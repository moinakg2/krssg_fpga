==> flow/design.v <==
`timescale 1ns / 1ps
module Control_unit( input clk , input reset ,input [7:0]data, input receive_flag , output [7:0]Motor1,
	output [7:0]Motor2,output [7:0]Motor3,output [7:0]Motor4, output charge_flag , output [6:0]kick_charge ,output dribller);
reg [7:0]Motor1 = 0; 
reg [7:0]Motor2 = 0;
reg [7:0]Motor4 = 0;
reg [7:0]Motor3 = 0;
reg [2:0]count = 0;
reg [7:0]Kicker = 0;
reg charge_flag = 0;
reg [7:0]key = 0 ;
always @ (posedge clk)
begin
	if (reset)
	begin
		Motor1 <= 0;
		Motor2 <= 0;
		Motor3 <= 0;
		Motor4 <= 0;
		Kicker <=0;
		count <=0;
		key<=0;
		charge_flag <=0;
	end
	else	if(receive_flag)	
	begin
			case (count)
			   3'b000 : begin key <= data;	count <= count + 1;	end		
				3'b001 : if(key == 255) begin Motor1 <= data  ;count <= count + 1;end else begin count <=0;end
				3'b010 : if(key == 255) begin Motor2 <= data ;count <= count + 1;end else begin count <=0;end
				3'b011 : if(key == 255) begin Motor3 <= data ;count <= count + 1;end else begin count <=0;end
				3'b100 : if(key == 255) begin Motor4 <= data ;count <= count + 1; end else begin count <=0;end
		      3'b101 : if(key == 255) begin Kicker <=data ; key <= 0; count <= 0;end
			endcase
	end
	if (Kicker[6:0] != 0)
	begin 
		charge_flag <= 1;
	end
	else 
	begin
		charge_flag <= 0; 
	end
end
assign kick_charge = Kicker[6:0];
assign dribller = Kicker[7];
endmodule
==> Reports on Control_unit <==
What the tools print for Control_unit, step after step.
Lines are those of the file above, counted from 1.
Cell names lack the library's common part.
{ "setup": {"top_module": "Control_unit", "clock_port": "clk", "lib": "sky130hd", "lib_corner": "tt_025C_1v80"} }

==> Elaborated design <==
Counts by Yosys on the flattened word-level netlist (proc, flatten, opt, wreduce; memories kept). Register bits leave out memories and registers merged into their read ports (data or address). Print and check cells are left out. Cells with the same type and inputs are merged into one.
{ "bits": {"regBits": 52, "latchBits": 0, "ram_bits": 0, "rom_bits": 0, "clocked_rd_ports_x_width": 0, "mem_count": 0, "in_bits": 11, "out_inout_bits": 41, "word_cells": 34} }
{ "classes": {"n_addsub": 1, "n_mul": 0, "n_div": 0, "cmp": 0, "n_eq": 7, "n_shift": 0, "mux": 6, "logic": 0, "reduce_and_logical": 12} }
{ "ops": {"columns": ["op", "n"], "rows": [
  ["AND reduction 3 bit", 7],
  ["case mux 8 bit (select 2 bit)", 1],
  ["case mux 3 bit (select 3 bit)", 1],
  ["equality test 8 bit (second input constant)", 1],
  ["2-to-1 mux 8 bit", 1],
  ["nonzero test 7 bit", 1],
  ["equality test 3 x 2 -> 1 bit (second input constant)", 2],
  ["equality test 3 bit (second input constant)", 2],
  ["nonzero test 6 bit", 1],
  ["2-to-1 mux 3 bit", 2],
  ["OR reduction 4 bit", 1],
  ["adder 3 x 1 -> 3 bit (second input constant)", 1],
  ["equality test 3 x 1 -> 1 bit (second input constant)", 1],
  ["zero test 3 bit", 1],
  ["inequality test 2 bit (second input constant)", 1],
  ["nonzero test 2 bit", 1],
  ["2-to-1 mux 1 bit", 1]
]} }

==> Logic depth <==
Depth = most cells in a row (Yosys ltp): at word level without a register or memory, in the mapped netlist without a sequential cell, where the memories' decode and read muxes count.
{ "depth": {"word_depth": 3, "ABC_AREA": 1, "ltp_mapped": 9, "depth_no_buf": 9} }

==> Mapped cells and area <==
Source: synth_stat.txt of the flow (Yosys; design flattened, memories mapped). It holds for the ABC_AREA given above (unset counts as 0); a run with the other value may have another netlist.
{ "by_type": {"columns": ["cell_type", "n"], "rows": [
  ["dfxtp_1", 52],
  ["nand2_1", 68],
  ["nor2_1", 50],
  ["a21oi_1", 32],
  ["nand3_1", 31],
  ["o21ai_0", 16],
  ["ha_1", 5],
  ["inv_1", 12],
  ["nand4_1", 4],
  ["nor2_2", 4],
  ["buf_6", 2],
  ["nor2_4", 2],
  ["nand3_4", 1],
  ["buf_4", 2],
  ["clkbuf_1", 4],
  ["nand2_4", 1],
  ["buf_2", 2],
  ["clkinv_4", 1]
]} }
Other cell types: 7; their cells: 7.
{ "mapped": {"stdcells": 296, "area_um2": 2195.9, "sequential_area_um2": 1041.0, "ff_cells": 52, "n_buf": 11} }

==> Worst setup path after synthesis <==
OpenSTA on the mapped netlist: ideal clock, no wires. The path of least setup slack (recovery checks aside). Input and output delay are each 20% of the period. Register names are those of the netlist, which keeps one name where synthesis merged equal registers.
{ "synth_path": {"kind": "register -> register", "from": "reg count[0]", "to": "reg count[1]", "clock_period_ns": 2.05, "setup_ns": 0.113, "t_first_pin_ns": 0.000, "arrival_time_ns": 1.347, "required_ns": 1.937, "path_slack_ns": 0.590, "path_delay_ns": 1.460, "path_stages": 9, "period_less_setup_slack_ns": 1.46} }
"path_delay_ns" = arrival - input delay + setup time.
"path_stages": output pins that drive a net of the path, with the launching flip-flop's if there is one; two outputs of one cell count as two.
"period_less_setup_slack_ns" = period - worst setup slack (recovery checks aside). The figure is calculated, with input and output delays left at 20% of the set period.
The rows between start and end are the longest chain of elaborated cells between them; the timing report does not say that the signal goes this way. Where chains are equally long, one stands for them.
Each line given opens the expression or statement behind the cell; cells for indexed reads and writes are added by Yosys, which also makes memories of some case tables.
At most two assigning lines are given for a register; there are more.
{ "synth_between": {"cell_sequence": "dfxtp_1 -> ha_1 -> ha_1 -> a21oi_1 -> nand4_1 -> nand2_1 -> nand2_1 -> nand2_1 -> nor2_1", "elab_chain_len": 3} }
{ "synth_rtl": {"columns": ["element", "line_no", "source"], "rows": [
  ["from (decl)", 8, "reg [2:0]count = 0;"],
  ["from (assign)", 21, "count <=0;"],
  ["from (assign)", 28, "3'b000 : begin key <= data; count <= count + 1; end"],
  ["adder 3 x 1 -> 3 bit", 29, "3'b001 : if(key == 255) begin Motor1 <= data ;count <= count + 1;end else begin count <=0;end"],
  ["2-to-1 mux 3 bit", 29, null],
  ["case mux 3 bit (select 3 bit)", 27, "case (count)"],
  ["to (assign)", 28, null],
  ["to (assign)", 29, null],
  ["to (decl)", 8, null]
]} }

==> Path in the finished layout <==
Path of least setup slack in the final report of run B (OpenROAD, finished layout, wires in). Where an end is a register, its clock arrival counts in the times.
{ "layout_path": {"kind": "register -> register", "from": "reg count[1]", "to": "reg key[1]", "clock_period_ns": 2.49, "setup_ns": 0.10, "t_first_pin_ns": 0.30, "arrival_time_ns": 2.03, "required_ns": 2.68, "path_slack_ns": 0.65, "path_stages": 9} }
The rows between start and end are the longest chain of elaborated cells between them; the timing report does not say that the signal goes this way. Where chains are equally long, one stands for them.
At most two assigning lines are given for a register; there are more.
{ "layout_between": {"cell_sequence": "dfxtp_1 -> inv_1 -> ha_1 -> nand2_2 -> nand2_1 -> nand2_1 -> nand2_1 -> nand2_1 -> nor2_1", "elab_chain_len": 3} }
{ "layout_rtl": {"columns": ["element", "line_no", "source"], "rows": [
  ["from (decl)", 8, "reg [2:0]count = 0;"],
  ["from (assign)", 21, "count <=0;"],
  ["from (assign)", 28, "3'b000 : begin key <= data; count <= count + 1; end"],
  ["equality test 3 bit", 27, "case (count)"],
  ["nonzero test 2 bit", null, null],
  ["AND reduction 3 bit", null, null],
  ["to (assign)", 22, "key<=0;"],
  ["to (assign)", 28, null],
  ["to (decl)", 11, "reg [7:0]key = 0 ;"]
]} }

Data sheet: physical implementation of Control_unit

Flow measurements of Control_unit on sky130hd: 2 stored runs with different settings, listed in no order. Input and output delays are each 20% of the period that was set; the output load is 0.01 pF.
By "clock period reached" is meant the clock period of the run minus its worst setup slack. This is arithmetic on one report: input and output delays are still those of the set period (20% each).
"allowed time less slack (worst setup path)" = time allowed to the worst setup path (clock period - input delay - output delay, where it has them) - its slack; a late launch clock adds to it, a late capture clock takes from it.

==> run A: settings <==
{ "period_ns": 3.41, "CORE_UTILIZATION": 54, "SETUP_SLACK_MARGIN": -0.02, "PLACE_DENSITY": 0.78, "CORE_ASPECT_RATIO": 0.9, "CORE_MARGIN": 2, "CELL_PAD_IN_SITES_GLOBAL_PLACEMENT": 3, "CELL_PAD_IN_SITES_DETAIL_PLACEMENT": 2, "CTS_CLUSTER_DIAMETER": 169, "SLEW_MARGIN": 15, "CAP_MARGIN": 20 }
==> run A: results <==
no results, placement failed with GPL-0301

==> run B: settings <==
{ "period_ns": 2.49, "CORE_UTILIZATION": 18, "SETUP_SLACK_MARGIN": 0.43, "CORE_ASPECT_RATIO": 0.63, "CORE_MARGIN": 2, "CELL_PAD_IN_SITES_GLOBAL_PLACEMENT": 0, "TNS_END_PERCENT": 5, "ABC_AREA": 1, "GPL_ROUTABILITY_DRIVEN": 0, "MIN_ROUTING_LAYER": "met2", "CAP_MARGIN": 20, "SLEW_MARGIN": 20 }
==> run B: results <==
Yosys chip area after synthesis: 2,195.9 sq um
lowest hold slack: 0.462 ns
clock period reached: 1.843 ns
total negative setup slack: 0.000 ns
final design utilization: 25.9 %
lowest setup slack: 0.647 ns
allowed time less slack (worst setup path): 1.84 ns
worst setup path type: register -> register
full die area: 13,122.3 sq um
